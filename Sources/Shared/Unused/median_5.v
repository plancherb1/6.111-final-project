==> flow/design.v <==
`timescale 1ns / 1ps
module median_5
	(input [7:0] data1,
	 input [7:0] data2,
	 input [7:0] data3,
	 input [7:0] data4,
	 input [7:0] data5,
	 input clock,
	 input reset,
	 input enable,
	 output reg done,
	 output reg [7:0] median);
	wire [7:0] mid1;
	wire [7:0] mid2;
	wire [7:0] mid3;
	mid3_of5 mid3o5 (.data1(data1),
					     .data2(data2),
						  .data3(data3),
						  .data4(data4),
						  .data5(data5),
						  .mid1(mid1),
						  .mid2(mid2),
						  .mid3(mid3));
	reg [19:0] mid1_sized;
	reg [19:0] mid2_sized;
	reg [19:0] mid3_sized;
	wire [19:0] median_big;
	median_3 m3 (.data1(mid1_sized),
					 .data2(mid2_sized),
					 .data3(mid3_sized),
					 .median(median_big));
	reg [4:0] state;
	parameter IDLE 	= 4'h0;
	parameter MID		= 4'h1;
	parameter MEDIAN 	= 4'h2;
	always @(posedge clock) begin
		if (reset) begin
         state <= IDLE;
			done <= 0;
			median <= 8'h00;
			mid1_sized <= 20'h00000;
			mid2_sized <= 20'h00000;
			mid2_sized <= 20'h00000;
      end
		else begin
         case (state)
            MID: begin
               state <= MEDIAN;
					mid1_sized <= {12'h000,mid1};
					mid2_sized <= {12'h000,mid2};
					mid3_sized <= {12'h000,mid3};
            end
				MEDIAN: begin
					median <= median_big[7:0];
					done <= 1;
					state <= IDLE;
				end
				default: begin
					if (enable) begin
						state <= MID;
						done <= 0;
						mid1_sized <= 20'h00000;
						mid2_sized <= 20'h00000;
						mid2_sized <= 20'h00000;
					end
				end
			endcase
		end
	end
endmodule
`timescale 1ns / 1ps
module mid3_of5
	(input [7:0] data1,
	 input [7:0] data2,
	 input [7:0] data3,
	 input [7:0] data4,
	 input [7:0] data5,
	 output [7:0] mid1,
	 output [7:0] mid2,
	 output [7:0] mid3);
	 wire min1;
	 wire max1;
	 wire min2;
	 wire max2;
	 wire min3;
	 wire max3;
	 wire min4;
	 wire max4;
	 wire min5;
	 wire max5;
	 assign min1 = (data2 > data1) && (data3 > data1) &&
						 (data4 > data1) && (data5 > data1);
	 assign min2 = (data1 > data2) && (data3 > data2) &&
						 (data4 > data2) && (data5 > data2);
	 assign min3 = (data1 > data3) && (data2 > data3) &&
						 (data4 > data3) && (data5 > data3);
	 assign min4 = (data1 > data4) && (data2 > data4) &&
						 (data3 > data4) && (data5 > data4);
	 assign max1 = (data2 < data1) && (data3 < data1) &&
						 (data4 < data1) && (data5 < data1);
	 assign max2 = (data1 < data2) && (data3 < data2) &&
						 (data4 < data2) && (data5 < data2);
	 assign max3 = (data1 < data3) && (data2 < data3) &&
						 (data4 < data3) && (data5 < data3);
	 assign max4 = (data1 < data4) && (data2 < data4) &&
						 (data3 < data4) && (data5 < data4);
	 assign min5 = !min1&!min2&!min3&!min4;
	 assign max5 = !max1&!max2&!max3&!max4;
	 wire boundry1;
	 wire boundry2;
	 wire boundry3;
	 wire boundry4;
	 wire boundry5;
	 assign boundry1 = min1 | max1;
	 assign boundry2 = min2 | max2;
	 assign boundry3 = min3 | max3;
	 assign boundry4 = min4 | max4;
	 assign boundry5 = min5 | max5;
	 assign mid1 = !boundry1 ? data1 : (!boundry2 ? data2 : data3);
	 assign mid2 = !boundry4 ? data4 : (!boundry3 ? data3 : data2);
	 assign mid3 = !boundry5 ? data5 : (!boundry1&!boundry2 ? data2 : data3);
endmodule
`timescale 1ns / 1ps
module median_3
	(input [19:0] data1,
	 input [19:0] data2,
	 input [19:0] data3,
	 output [19:0] median);
	 wire min1;
	 wire max1;
	 wire comp23;
	 assign min1 = (data2 > data1) && (data3 > data1);
	 assign max1 = (data2 < data1) && (data3 < data1);
	 assign comp23 = data3 > data2;
	 wire med1;
	 wire med2;
	 assign med1 = !(min1 || max1);
	 assign med2 = (min1 && comp23) || (max1 && (!comp23));
	 assign median = med1 ? data1 : (med2 ? data2 : data3);
endmodule
# Reports on median_5
# The steps from the RTL of median_5 to its reports follow in flow order.
# Line numbers count from 1 in the design file above.
# Operators carry their Yosys type and port widths (W data, S select, Z words).
# The mark -- stands for no value.
# design
top,median_5
clk_port,clock
cell_library,sky130hd
pvt_corner,tt_025C_1v80

# Elaborated design
# Yosys after proc, flatten, opt, wreduce and memory -nomap, before mapping. Memory bits, and registers merged into a memory's read port (data or address), are not among the register bits. Print and check cells are not counted. Equal cells are merged and count once.
# word_totals
register_bits,62
output_inout_bits,9
# classes
compare,37
equal,2
n_mux,15
bitwise,15
n_reduce_logical,47
# op_table
operator,count
$gt A8 B8 Y1,16
$lt A8 B8 Y1,16
$pmux W20 S2,2
$mux W8,8
$gt A8 B20 Y1,2
$logic_and A1 B1 Y1,28
$gt A20 B20 Y1,1
$lt A20 B20 Y1,1
$lt A8 B20 Y1,1
$mux W20,1
$logic_not A1 Y1,11
$pmux W5 S2,1
$and A1 B1 Y1,7
$reduce_and A2 Y1,3
$or A1 B1 Y1,5
$eq A5 B1 Y1 const B,1
$eq A5 B2 Y1 const B,1
$mux W5,1
$reduce_bool A2 Y1,2
$not A1 Y1,3
$reduce_bool A3 Y1,1
$logic_or A1 B1 Y1,2
$pmux W1 S2,1
$mux W1,1

# Longest topological paths
# Longest topological path by Yosys (ltp), each cell counted once; first at word level (registers and memories cut), then after technology mapping (sequential cells cut; the memories' decode and read muxes count).
# depth
depth_word,10
abc_area,0
ltp_mapped,11
ltp_nobuf,10

# Synthesis result
# Yosys stat after the flow's synthesis: flattened, memories mapped to cells. It holds for the ABC_AREA given above (unset counts as 0); a run with the other value may have another netlist.
# The area totals of this step are shown rounded.
# by_type
cell,count
sky130_fd_sc_hd__ha_1,104
sky130_fd_sc_hd__dfxtp_1,28
sky130_fd_sc_hd__edfxtp_1,8
sky130_fd_sc_hd__inv_1,55
sky130_fd_sc_hd__nand4_1,29
sky130_fd_sc_hd__mux2i_1,18
sky130_fd_sc_hd__a21oi_1,33
sky130_fd_sc_hd__o21ai_0,24
sky130_fd_sc_hd__o221ai_2,8
sky130_fd_sc_hd__mux2_4,7
sky130_fd_sc_hd__nand2_1,25
sky130_fd_sc_hd__nor2b_1,13
sky130_fd_sc_hd__a222oi_1,8
sky130_fd_sc_hd__a32o_1,8
sky130_fd_sc_hd__nor2_1,21
sky130_fd_sc_hd__nand3_1,15
sky130_fd_sc_hd__a21o_1,9
sky130_fd_sc_hd__o311ai_0,7
# Other cell types: 39; their cells: 76.
# synth_totals
stdcells,496
synth_area_um2,4430
ff_cells,36
buffers,8
# The figures by module come from a second, unflattened synthesis with its own total; it is not the netlist above.
# unflattened
cells_unflattened,651
area_unflattened_um2,5520
# Each row is one instance without its submodules.
# modules
module,instances,n_cells,area_um2,mod_seq_area_um2
mid3_of5,1,309,2510,0.0
median_3,1,240,1810,0.0
median_5,1,102,1200,801

# Timing after synthesis
# OpenSTA on the mapped netlist: ideal clock, no wires. The path of least setup slack (recovery checks aside). Input and output delay are each 20% of the period. Register names are those of the netlist, which keeps one name where synthesis merged equal registers.
# synth_timing
kind,input to register
start,input data3[1]
end,register mid3_sized[1]
tclk_ns,4.11
setup_ns,0.260
t_first_pin_ns,0.822
t_arrival_ns,2.862
t_required_ns,3.850
path_slack_ns,0.988
delay_ns,2.300
driving_pins,10
n_path_buf,0
synth_period_reached_ns,3.122
# "delay_ns" is the arrival time less input delay plus setup time.
# "driving_pins": output pins that drive a net of the path, with the launching flip-flop's if there is one; two outputs of one cell count as two.
# "synth_period_reached_ns" = period - worst setup slack (recovery checks aside). The figure is calculated, with input and output delays left at 20% of the set period.
# Between the ends stands the longest chain of elaborated cells between them, by number of cells; it is not shown to be the way that was timed. Of several equally long chains one is given.
# A line is the first line of the expression or statement that the cell stems from. Yosys adds cells for indexed reads and writes and turns some case tables into memories.
# synth_via
cell_sequence,sky130_fd_sc_hd__inv_1 > sky130_fd_sc_hd__ha_1 > sky130_fd_sc_hd__nor2b_1 > sky130_fd_sc_hd__o211ai_2 > sky130_fd_sc_hd__a21oi_2 > sky130_fd_sc_hd__nor4_1 > sky130_fd_sc_hd__or4bb_1 > sky130_fd_sc_hd__nand4_2 > sky130_fd_sc_hd__o21ai_4 > sky130_fd_sc_hd__mux2_4
elab_chain_cells,10
cone_cells,58
classes_between,compare (14); mux (2); logic (10); reduce/logical (32)
# synth_lines
item,line_no,source
start: declaration,5,"input [7:0] data3,"
$gt A8 B8 Y1,91,assign min1 = (data2 > data1) && (data3 > data1) &&
$logic_and A1 B1 Y1 x3,91,
$logic_not A1 Y1,107,assign min5 = !min1&!min2&!min3&!min4;
$and A1 B1 Y1 x3,107,
$or A1 B1 Y1,118,assign boundry5 = min5 | max5;
$mux W8,121,assign mid3 = !boundry5 ? data5 : (!boundry1&!boundry2 ? data2 : data3);
end: assignment,51,"mid3_sized <= {12'h000,mid3};"

# Timing after layout
# From the final timing report of record 1: the path of least setup slack in the routed layout; clock arrival at registers is part of the times.
# layout_timing
kind,input to register
start,input data4[1]
end,register mid3_sized[1]
tclk_ns,1.84
setup_ns,0.24
t_first_pin_ns,0.37
t_arrival_ns,2.73
t_required_ns,1.89
path_slack_ns,-0.84
driving_pins,13
n_path_buf,4
# Between the ends stands the longest chain of elaborated cells between them, by number of cells; it is not shown to be the way that was timed. Of several equally long chains one is given.
# layout_via
cell_sequence,sky130_fd_sc_hd__buf_6 > sky130_fd_sc_hd__buf_6 > sky130_fd_sc_hd__buf_6 > sky130_fd_sc_hd__ha_4 > sky130_fd_sc_hd__nor2b_1 > sky130_fd_sc_hd__o211ai_1 > sky130_fd_sc_hd__a21oi_2 > sky130_fd_sc_hd__buf_4 > sky130_fd_sc_hd__or2_1 > sky130_fd_sc_hd__or4_4 > sky130_fd_sc_hd__nand3_4 > sky130_fd_sc_hd__o21ai_4 > sky130_fd_sc_hd__mux2_4
elab_chain_cells,9
cone_cells,54
classes_between,compare (14); mux (2); logic (10); reduce/logical (28)
# layout_lines
item,line_no,source
start: declaration,6,"input [7:0] data4,"
$gt A8 B8 Y1,92,(data4 > data1) && (data5 > data1);
$logic_and A1 B1 Y1 x2,91,assign min1 = (data2 > data1) && (data3 > data1) &&
$logic_not A1 Y1,107,assign min5 = !min1&!min2&!min3&!min4;
$and A1 B1 Y1 x3,107,
$or A1 B1 Y1,118,assign boundry5 = min5 | max5;
$mux W8,121,assign mid3 = !boundry5 ? data5 : (!boundry1&!boundry2 ? data2 : data3);
end: assignment,51,"mid3_sized <= {12'h000,mid3};"

Measured results for median_5: 2 stored runs of the Yosys and OpenROAD flow on sky130hd. The settings differ; the order carries no meaning. The constraints put input and output delay at 20% of the set period each and load the outputs with 0.01 pF.
"clock_period_reached_ns" means the clock period less the worst setup slack. The figure is calculated, with input and output delays left at 20% of the set period.
"worst_path_allowed_less_slack_ns": the worst setup path's part of the clock period (all of it between registers, 20% less for each end at a port) less its slack. A launch clock that arrives late makes it longer, a capture clock that arrives late makes it shorter.
By "power_w" is meant OpenSTA's value without simulated activity: inputs other than the clock are taken to toggle once in ten clock periods, and the tool carries that through the logic.
Values from the reports are rounded here.

Record 1, flow files:
==> flow/run.sh <==
#!/bin/bash
# the make line also repeats the synthesis and layout settings of config.mk as NAME=value (left out here)
make -C /OpenROAD-flow-scripts/flow DESIGN_CONFIG=/design/flow/config.mk WORK_HOME=/design/flow/orfs CLKGATE_MAP_FILE= finish
==> flow/config.mk <==
export PLATFORM = sky130hd
export DESIGN_NAME = median_5
export DESIGN_NICKNAME = median_5
export VERILOG_FILES = /design/flow/design.v
export SDC_FILE = /design/flow/constraint.sdc
export NUM_CORES = 4
export LEC_CHECK = 0
export CAP_MARGIN = 20
export CORE_MARGIN = 2
export CORE_UTILIZATION = 40
export SLEW_MARGIN = 20
==> flow/constraint.sdc <==
create_clock -name core_clock -period 1.84 [get_ports {clock}]
set_input_delay 0.3680 -clock core_clock [delete_from_list [all_inputs] [get_ports {clock}]]
set_output_delay 0.3680 -clock core_clock [all_outputs]
set_load 0.01 [all_outputs]

==> results of record 1, as CSV <==
result,value
setup_ws_ns,-0.838
layout_utilization_pct,70.6
yosys_chip_area_um2,4430
power_w,0.00339
clock_period_reached_ns,2.678
total_negative_slack_ns,-21.9
total_die_area_um2,11900
layout_stdcell_area_um2,7650
fin_hold_ws_ns,0.383
worst_path_allowed_less_slack_ns,2.31
critical_path_type,"input to register"

Record 2, flow files:
==> flow/run.sh <==
#!/bin/bash
# the make line also repeats the synthesis and layout settings of config.mk as NAME=value (left out here)
make -C /OpenROAD-flow-scripts/flow DESIGN_CONFIG=/design/flow/config.mk WORK_HOME=/design/flow/orfs CLKGATE_MAP_FILE= finish
==> flow/config.mk <==
export PLATFORM = sky130hd
export DESIGN_NAME = median_5
export DESIGN_NICKNAME = median_5
export VERILOG_FILES = /design/flow/design.v
export SDC_FILE = /design/flow/constraint.sdc
export NUM_CORES = 4
export LEC_CHECK = 0
export CAP_MARGIN = 20
export CELL_PAD_IN_SITES_DETAIL_PLACEMENT = 1
export CORE_MARGIN = 2
export CORE_UTILIZATION = 31
export GPL_TIMING_DRIVEN = 0
export MAX_ROUTING_LAYER = met5
export MIN_ROUTING_LAYER = met1
export PLACE_DENSITY = 0.92
export SLEW_MARGIN = 20
==> flow/constraint.sdc <==
create_clock -name core_clock -period 2.17 [get_ports {clock}]
set_input_delay 0.4340 -clock core_clock [delete_from_list [all_inputs] [get_ports {clock}]]
set_output_delay 0.4340 -clock core_clock [all_outputs]
set_load 0.01 [all_outputs]

==> results of record 2, as CSV <==
result,value
setup_ws_ns,-0.699
layout_utilization_pct,50.9
yosys_chip_area_um2,4430
power_w,0.00326
clock_period_reached_ns,2.869
total_negative_slack_ns,-16.6
total_die_area_um2,15300
layout_stdcell_area_um2,7100
fin_hold_ws_ns,0.455
worst_path_allowed_less_slack_ns,2.43
critical_path_type,"input to register"
