==> flow/design.v <==
`timescale 1ns / 1ps
module polar_to_cartesian
    (input [11:0] r_theta,  
     output reg signed [8:0] x_value,  
     output reg signed [8:0] y_value);
	parameter POS = 9'sb0_0000_0001;
	parameter NEG = 9'sb1_1111_1111;
   parameter ZERO = 9'sb0_0000_0000;
   wire [31:0] rsin_15deg;  
   wire [31:0] rsin_30deg;  
   wire [31:0] rsin_45deg;  
   wire [31:0] rsin_60deg;  
   wire [31:0] rsin_75deg;  
   assign rsin_15deg = (r_theta[7:0]*66) >> 8;  
   assign rsin_30deg = r_theta[7:0] >> 2;  
   assign rsin_45deg = (r_theta[7:0]*181) >> 8;             
   assign rsin_60deg = (r_theta[7:0]*222) >> 8;  
   assign rsin_75deg = (r_theta[7:0]*247) >> 8;
   always @(*) begin
      case (r_theta[11:8])
         4'h1: begin  
            x_value = POS*rsin_75deg[7:0]; 
            y_value = POS*rsin_15deg[7:0];
         end
         4'h2: begin  
            x_value = POS*rsin_60deg[7:0]; 
            y_value = POS*rsin_30deg[7:0];
         end
         4'h3: begin  
            x_value = POS*rsin_45deg[7:0]; 
            y_value = POS*rsin_45deg[7:0];
         end
         4'h4: begin  
            x_value = POS*rsin_30deg[7:0]; 
            y_value = POS*rsin_60deg[7:0];
         end
         4'h5: begin  
            x_value = POS*rsin_15deg[7:0]; 
            y_value = POS*rsin_75deg[7:0];
         end
         4'h6: begin  
            x_value = POS*ZERO; 
            y_value = POS*r_theta[7:0];
         end
         4'h7: begin  
            x_value = NEG*rsin_15deg[7:0]; 
            y_value = POS*rsin_75deg[7:0];
         end
         4'h8: begin  
            x_value = NEG*rsin_30deg[7:0]; 
            y_value = POS*rsin_60deg[7:0];
         end
         4'h9: begin  
            x_value = NEG*rsin_45deg[7:0]; 
            y_value = POS*rsin_45deg[7:0];
         end
         4'hA: begin  
            x_value = NEG*rsin_60deg[7:0]; 
            y_value = POS*rsin_30deg[7:0];
         end
         4'hB: begin  
            x_value = NEG*rsin_75deg[7:0]; 
            y_value = POS*rsin_15deg[7:0];
         end
         4'hC: begin  
            x_value = NEG*r_theta[7:0]; 
            y_value = ZERO;
         end
         default: begin  
            x_value = POS*r_theta[7:0]; 
            y_value = ZERO;
         end
      endcase
   end
endmodule
`timescale 1ns / 1ps
module roughly_equal_locations(
   input clock,
   input reset,
   input enable,
   input [11:0] loc_1,
   input [11:0] loc_2,
   output reg done,
   output reg equal
   );
   reg [3:0] state;
   parameter IDLE    = 4'h0;
   parameter PTC     = 4'h1;
   parameter DELTAS  = 4'h2;
   parameter D_2     = 4'h3;
   parameter COMP    = 4'h4;
   reg signed [8:0] loc_1_x;
	reg signed [8:0] loc_1_y;
	reg signed [8:0] loc_2_x;
	reg signed [8:0] loc_2_y;
	wire signed [8:0] loc_1_x_t;
	wire signed [8:0] loc_1_y_t;
	wire signed [8:0] loc_2_x_t;
	wire signed [8:0] loc_2_y_t;
	polar_to_cartesian ptc_original (.r_theta(loc_1),.x_value(loc_1_x_t),.y_value(loc_1_y_t));
	polar_to_cartesian ptc_final (.r_theta(loc_2),.x_value(loc_2_x_t),.y_value(loc_2_y_t));   
   reg [11:0] dx;
   reg [11:0] dy;
   reg [23:0] dx_2;
   reg [23:0] dy_2;
   parameter MAX_DISTANCE_FOR_EQUAL = 6;
   parameter MAX_DISTANCE_FOR_EQUAL_2 = MAX_DISTANCE_FOR_EQUAL * MAX_DISTANCE_FOR_EQUAL;
   always @(posedge clock) begin
      if (reset) begin
         equal <= 0;
         done <= 0;
      end
      else begin
         case (state)
            PTC: begin
               loc_1_x <= loc_1_x_t;
               loc_1_y <= loc_1_y_t;
               loc_2_x <= loc_2_x_t;
               loc_2_y <= loc_2_y_t;
					state <= DELTAS;
            end
            DELTAS: begin
               dx <= (loc_1_x > loc_2_x) ? (loc_1_x - loc_2_x) : (loc_2_x - loc_1_x);
               dy <= (loc_1_y > loc_2_y) ? (loc_1_y - loc_2_y) : (loc_2_y - loc_1_y);
					state <= D_2;
            end
            D_2: begin
               dx_2 <= dx*dx;
               dy_2 <= dy*dy;
					state <= COMP;
            end
            COMP: begin
               equal <= MAX_DISTANCE_FOR_EQUAL_2 >= dx_2 + dy_2;
               done <= 1;
               state <= IDLE;
            end
            default: begin
               equal <= 0;
               done <= 0;
               if (enable) begin
                  state <= PTC;
               end
            end
         endcase
      end
   end
endmodule
### Tool chain data of roughly_equal_locations

What the tools print for roughly_equal_locations, step after step.
Line numbers count from 1 in the design file above.
Operators: Yosys type, input widths -> output width; for muxes data width and select width s.
Not given: --

| design | value |
|---|---|
| design top | roughly_equal_locations |
| clock input | clock |
| standard-cell library | sky130hd |
| timing corner | tt_025C_1v80 |

### Word-level counts

Yosys after proc, flatten, opt, wreduce and memory -nomap, before mapping. Memory bits, and registers merged into a memory's read port (data or address), are not among the register bits. Print and check cells are not counted. Equal cells are merged and count once.

| storage and ports | value |
|---|---|
| elaborated cells | 96 |
| output and inout bits | 2 |
| register bits | 114 |
| bits of input ports | 27 |

| operators by class | value |
|---|---|
| eq/ne operators | 28 |
| add/subtract/negate cells | 5 |
| bitwise logic cells | 1 |
| order comparisons | 3 |
| multiply operators | 22 |
| reduce/logical cells | 16 |
| mux-type cells | 10 |

Operators by type and width:

| kind | count |
|---|---|
| $mul 9x8->9 const A | 10 |
| $mul 12x12->24 | 2 |
| $mul 8x8->16 const B | 4 |
| $pmux 9 s12 | 2 |
| $mul 8x7->15 const B | 2 |
| $mul 8x6->14 const B | 2 |
| $mul 9x6->9 const A | 2 |
| $pmux 8 s6 | 2 |
| $eq 4x4->1 const B | 10 |
| $sub 9x9->10 | 4 |
| $eq 4x3->1 const B | 9 |
| $add 24x24->25 | 1 |
| $ge 6x25->1 const A | 1 |
| $eq 4x2->1 const B | 6 |
| $mux 12 | 2 |
| $reduce_or 2->1 | 10 |
| $gt 9x9->1 | 2 |
| $pmux 4 s4 | 1 |
| $eq 4x1->1 const B | 3 |
| $reduce_and 2->1 | 4 |
| $reduce_bool 5->1 | 1 |
| $mux 4 | 1 |
| $pmux 1 s2 | 2 |
| $reduce_or 3->1 | 1 |
| $not 1->1 | 1 |

### Depth

Longest topological path by Yosys (ltp), each cell counted once; first at word level (registers and memories cut), then after technology mapping (sequential cells cut; the memories' decode and read muxes count).

| logic depth | value |
|---|---|
| word-level depth | 3 |
| ABC_AREA | 0 |
| mapped depth | 35 |
| mapped depth without buffers | 35 |

### Netlist

The flow's flattened synthesis, as Yosys stat reports it; memories are mapped. The netlist is that of the ABC_AREA named above (0 if unset); the other value can give another one.

Cells by type:

| cell | count | total area (um2) |
|---|---|---|
| sky130_fd_sc_hd__fa_1 | 408 | 8.17E+03 |
| sky130_fd_sc_hd__ha_1 | 545 | 6819.04 |
| sky130_fd_sc_hd__edfxtp_1 | 103 | 3.09E+03 |
| sky130_fd_sc_hd__inv_1 | 803 | 3.01E+03 |
| sky130_fd_sc_hd__xnor2_1 | 173 | 1.52E+03 |
| sky130_fd_sc_hd__a21oi_1 | 140 | 700.672 |
| sky130_fd_sc_hd__nand2_1 | 134 | 502.982 |
| sky130_fd_sc_hd__nor2_1 | 128 | 480.461 |
| sky130_fd_sc_hd__xor2_1 | 54 | 472.954 |
| sky130_fd_sc_hd__and2_1 | 71 | 444.176 |
| sky130_fd_sc_hd__o21ai_0 | 79 | 395.379 |
| sky130_fd_sc_hd__a21o_1 | 47 | 352.838 |
| sky130_fd_sc_hd__nor3_1 | 52 | 260.25 |
| sky130_fd_sc_hd__nor2b_1 | 31 | 193.936 |
| sky130_fd_sc_hd__a222oi_1 | 19 | 190.182 |
| sky130_fd_sc_hd__nand2b_1 | 28 | 175.168 |
| sky130_fd_sc_hd__a22oi_1 | 23 | 172.666 |
| sky130_fd_sc_hd__nand3_1 | 34 | 170.163 |

Other cell types: 60; their cells: 338.

| mapped netlist | value |
|---|---|
| sequential part of the area | 3173.0 um2 |
| buffer cells | 49 |
| standard cells after synthesis | 3210 |
| flip-flops | 107 |
| chip area (Yosys) | 29717.3 um2 |

The figures by module come from a second, unflattened synthesis with its own total; it is not the netlist above.

| second synthesis, totals | value |
|---|---|
| cell total of the unflattened synthesis | 3477 |
| area total of the unflattened synthesis | 31646.6 um2 |

Each row is one instance without its submodules.

By module:

| module | sequential area (um2) | instances | area (um2) | cells |
|---|---|---|---|---|
| polar_to_cartesian | 0.0 | 2 | 8901.0 | 1028 |
| roughly_equal_locations | 3233.1 | 1 | 13844.5 | 1421 |

### Worst setup path after synthesis

OpenSTA on the mapped netlist: ideal clock, no wires. The path of least setup slack (recovery checks aside). Input and output delay are each 20% of the period. Register names are those of the netlist, which keeps one name where synthesis merged equal registers.

| path post-synthesis | value |
|---|---|
| path kind | input port to flip-flop |
| start point | input loc_2[5] |
| end point | register loc_2_x[7] |
| path buffers | 1 |
| external input delay | 2.220 ns |
| library setup time | 0.256 ns |
| required time | 10.844 ns |
| arrival time | 9.837 ns |
| path delay | 7.873 ns |
| period | 11.1 ns |
| driving pins on the path | 30 |
| launch time at the first pin | 2.220 ns |
| slack | 1.007 ns |
| period reached after synthesis | 10.093 ns |

"path delay" = arrival - input delay + setup time.
"driving pins on the path": output pins that drive a net of the path, with the launching flip-flop's if there is one; two outputs of one cell count as two.
"period reached after synthesis" is the clock period less the worst setup slack; recovery checks do not enter. This is arithmetic on one report: input and output delays are still those of the set period (20% each).
Between the ends stands the longest chain of elaborated cells between them, by number of cells; it is not shown to be the way that was timed. Of several equally long chains one is given.
Each line given opens the expression or statement behind the cell; cells for indexed reads and writes are added by Yosys, which also makes memories of some case tables.

| on the way, post-synthesis | value |
|---|---|
| cell sequence | sky130_fd_sc_hd__clkbuf_1 sky130_fd_sc_hd__inv_1 sky130_fd_sc_hd__fa_1 sky130_fd_sc_hd__inv_1 sky130_fd_sc_hd__fa_1 sky130_fd_sc_hd__inv_1 sky130_fd_sc_hd__fa_1 sky130_fd_sc_hd__inv_1 sky130_fd_sc_hd__ha_1 sky130_fd_sc_hd__ha_1 sky130_fd_sc_hd__or3_1 sky130_fd_sc_hd__o211a_1 sky130_fd_sc_hd__o21a_1 sky130_fd_sc_hd__o21a_1 sky130_fd_sc_hd__o41a_1 sky130_fd_sc_hd__xnor2_1 sky130_fd_sc_hd__fa_1 sky130_fd_sc_hd__fa_1 sky130_fd_sc_hd__inv_1 sky130_fd_sc_hd__fa_1 sky130_fd_sc_hd__inv_1 sky130_fd_sc_hd__fa_1 sky130_fd_sc_hd__inv_1 sky130_fd_sc_hd__ha_1 sky130_fd_sc_hd__xnor2_1 sky130_fd_sc_hd__a221oi_1 sky130_fd_sc_hd__o2111ai_1 sky130_fd_sc_hd__a21oi_1 sky130_fd_sc_hd__o21ai_0 sky130_fd_sc_hd__o22a_1 |
| length of the longest elaborated chain | 3 |
| elaborated cells between the ends (all ways) | 11 |
| RTL lines with such cells | 11 |
| classes of those cells | 10 x mul; 1 x mux |

Ends and longest elaborated chain, post-synthesis:

| item | line | text |
|---|---|---|
| from (decl) | 82 | `input [11:0] loc_2,` |
| $mul 8x8->16 | 18 | `assign rsin_75deg = (r_theta[7:0]*247) >> 8;` |
| $mul 9x8->9 | 62 | `x_value = NEG*rsin_75deg[7:0];` |
| $pmux 9 s12 | 20 | `case (r_theta[11:8])` |
| to (assign) | 118 | `loc_2_x <= loc_2_x_t;` |
| to (decl) | 94 | `reg signed [8:0] loc_2_x;` |

### Timing after layout

From the final timing report of stored run 1: the path of least setup slack in the routed layout; clock arrival at registers is part of the times.

| path after layout | value |
|---|---|
| path kind | input port to flip-flop |
| start point | input loc_1[2] |
| end point | register loc_1_x[7] |
| driving pins on the path | 27 |
| slack | -0.74 ns |
| launch time at the first pin | 1.62 ns |
| external input delay | 1.62 ns |
| period | 8.12 ns |
| path buffers | 2 |
| library setup time | 0.25 ns |
| arrival time | 8.97 ns |
| required time | 8.24 ns |

Between the ends stands the longest chain of elaborated cells between them, by number of cells; it is not shown to be the way that was timed. Of several equally long chains one is given.

| on the way, after layout | value |
|---|---|
| cell sequence | sky130_fd_sc_hd__buf_6 sky130_fd_sc_hd__buf_6 sky130_fd_sc_hd__fa_2 sky130_fd_sc_hd__fa_2 sky130_fd_sc_hd__fa_1 sky130_fd_sc_hd__fa_1 sky130_fd_sc_hd__ha_4 sky130_fd_sc_hd__and2_4 sky130_fd_sc_hd__a22o_4 sky130_fd_sc_hd__o311ai_4 sky130_fd_sc_hd__a21oi_2 sky130_fd_sc_hd__o21ai_2 sky130_fd_sc_hd__nor2b_4 sky130_fd_sc_hd__xnor2_4 sky130_fd_sc_hd__inv_2 sky130_fd_sc_hd__fa_1 sky130_fd_sc_hd__fa_1 sky130_fd_sc_hd__inv_2 sky130_fd_sc_hd__fa_1 sky130_fd_sc_hd__fa_2 sky130_fd_sc_hd__ha_4 sky130_fd_sc_hd__xnor2_4 sky130_fd_sc_hd__a22oi_2 sky130_fd_sc_hd__nand3_1 sky130_fd_sc_hd__a221oi_2 sky130_fd_sc_hd__o211ai_1 sky130_fd_sc_hd__o22a_1 |
| length of the longest elaborated chain | 3 |
| elaborated cells between the ends (all ways) | 11 |
| RTL lines with such cells | 11 |
| classes of those cells | 10 x mul; 1 x mux |

Ends and longest elaborated chain, after layout:

| item | line | text |
|---|---|---|
| from (decl) | 81 | `input [11:0] loc_1,` |
| $mul 8x8->16 | 18 | `assign rsin_75deg = (r_theta[7:0]*247) >> 8;` |
| $mul 9x8->9 | 62 | `x_value = NEG*rsin_75deg[7:0];` |
| $pmux 9 s12 | 20 | `case (r_theta[11:8])` |
| to (assign) | 116 | `loc_1_x <= loc_1_x_t;` |
| to (decl) | 92 | `reg signed [8:0] loc_1_x;` |

Hand-over note for roughly_equal_locations

Stored flow runs of roughly_equal_locations (2 of them; Yosys, OpenROAD, sky130hd). They differ in their settings and are not a sequence. Constraints: input delay and output delay 20% of the set period each, output load 0.01 pF.
"reached clock period" = clock period - worst setup slack. The figure is calculated, with input and output delays left at 20% of the set period.
"time on the worst setup path" means the part of the period allowed to the worst setup path (the constraints hold back 20% at inputs and 20% at outputs) less its slack; where the path has registers, the arrival times of their clocks count too.
Settings: - = not set for that run.

| run | period_ns | CORE_UTILIZATION | CORE_ASPECT_RATIO | CORE_MARGIN | TNS_END_PERCENT | CAP_MARGIN | SLEW_MARGIN | MAX_ROUTING_LAYER | PLACE_DENSITY_LB_ADDON | GPL_ROUTABILITY_DRIVEN | CTS_CLUSTER_SIZE | lowest hold slack (ns) | reached clock period (ns) | Yosys chip area after synthesis (um2) | setup slack of the critical path (ns) | total negative slack (ns) | total die area (um2) | time on the worst setup path (ns) | class of the worst setup path | standard-cell area of the final layout (um2) | utilization (%) |
|---|---|---|---|---|---|---|---|---|---|---|---|---|---|---|---|---|---|---|---|---|---|
| stored run 1 | 8.12 | 54 | 0.68 | 8 | 35 | 35 | 35 | met5 | - | - | - | 0.460 | 8.855 | 29717.3 | -0.735 | -5.382 | 62934.0 | 7.23 | input port to flip-flop | 35933.2 | 65.6 |
| stored run 2 | 10.7 | 40 | - | 2 | 90 | 20 | 20 | - | 0.07 | 0 | 94 | 0.466 | 10.281 | 29717.3 | 0.419 | 0.000 | 76488.2 | 8.14 | input port to flip-flop | 32057.0 | 43.8 |

End of note.
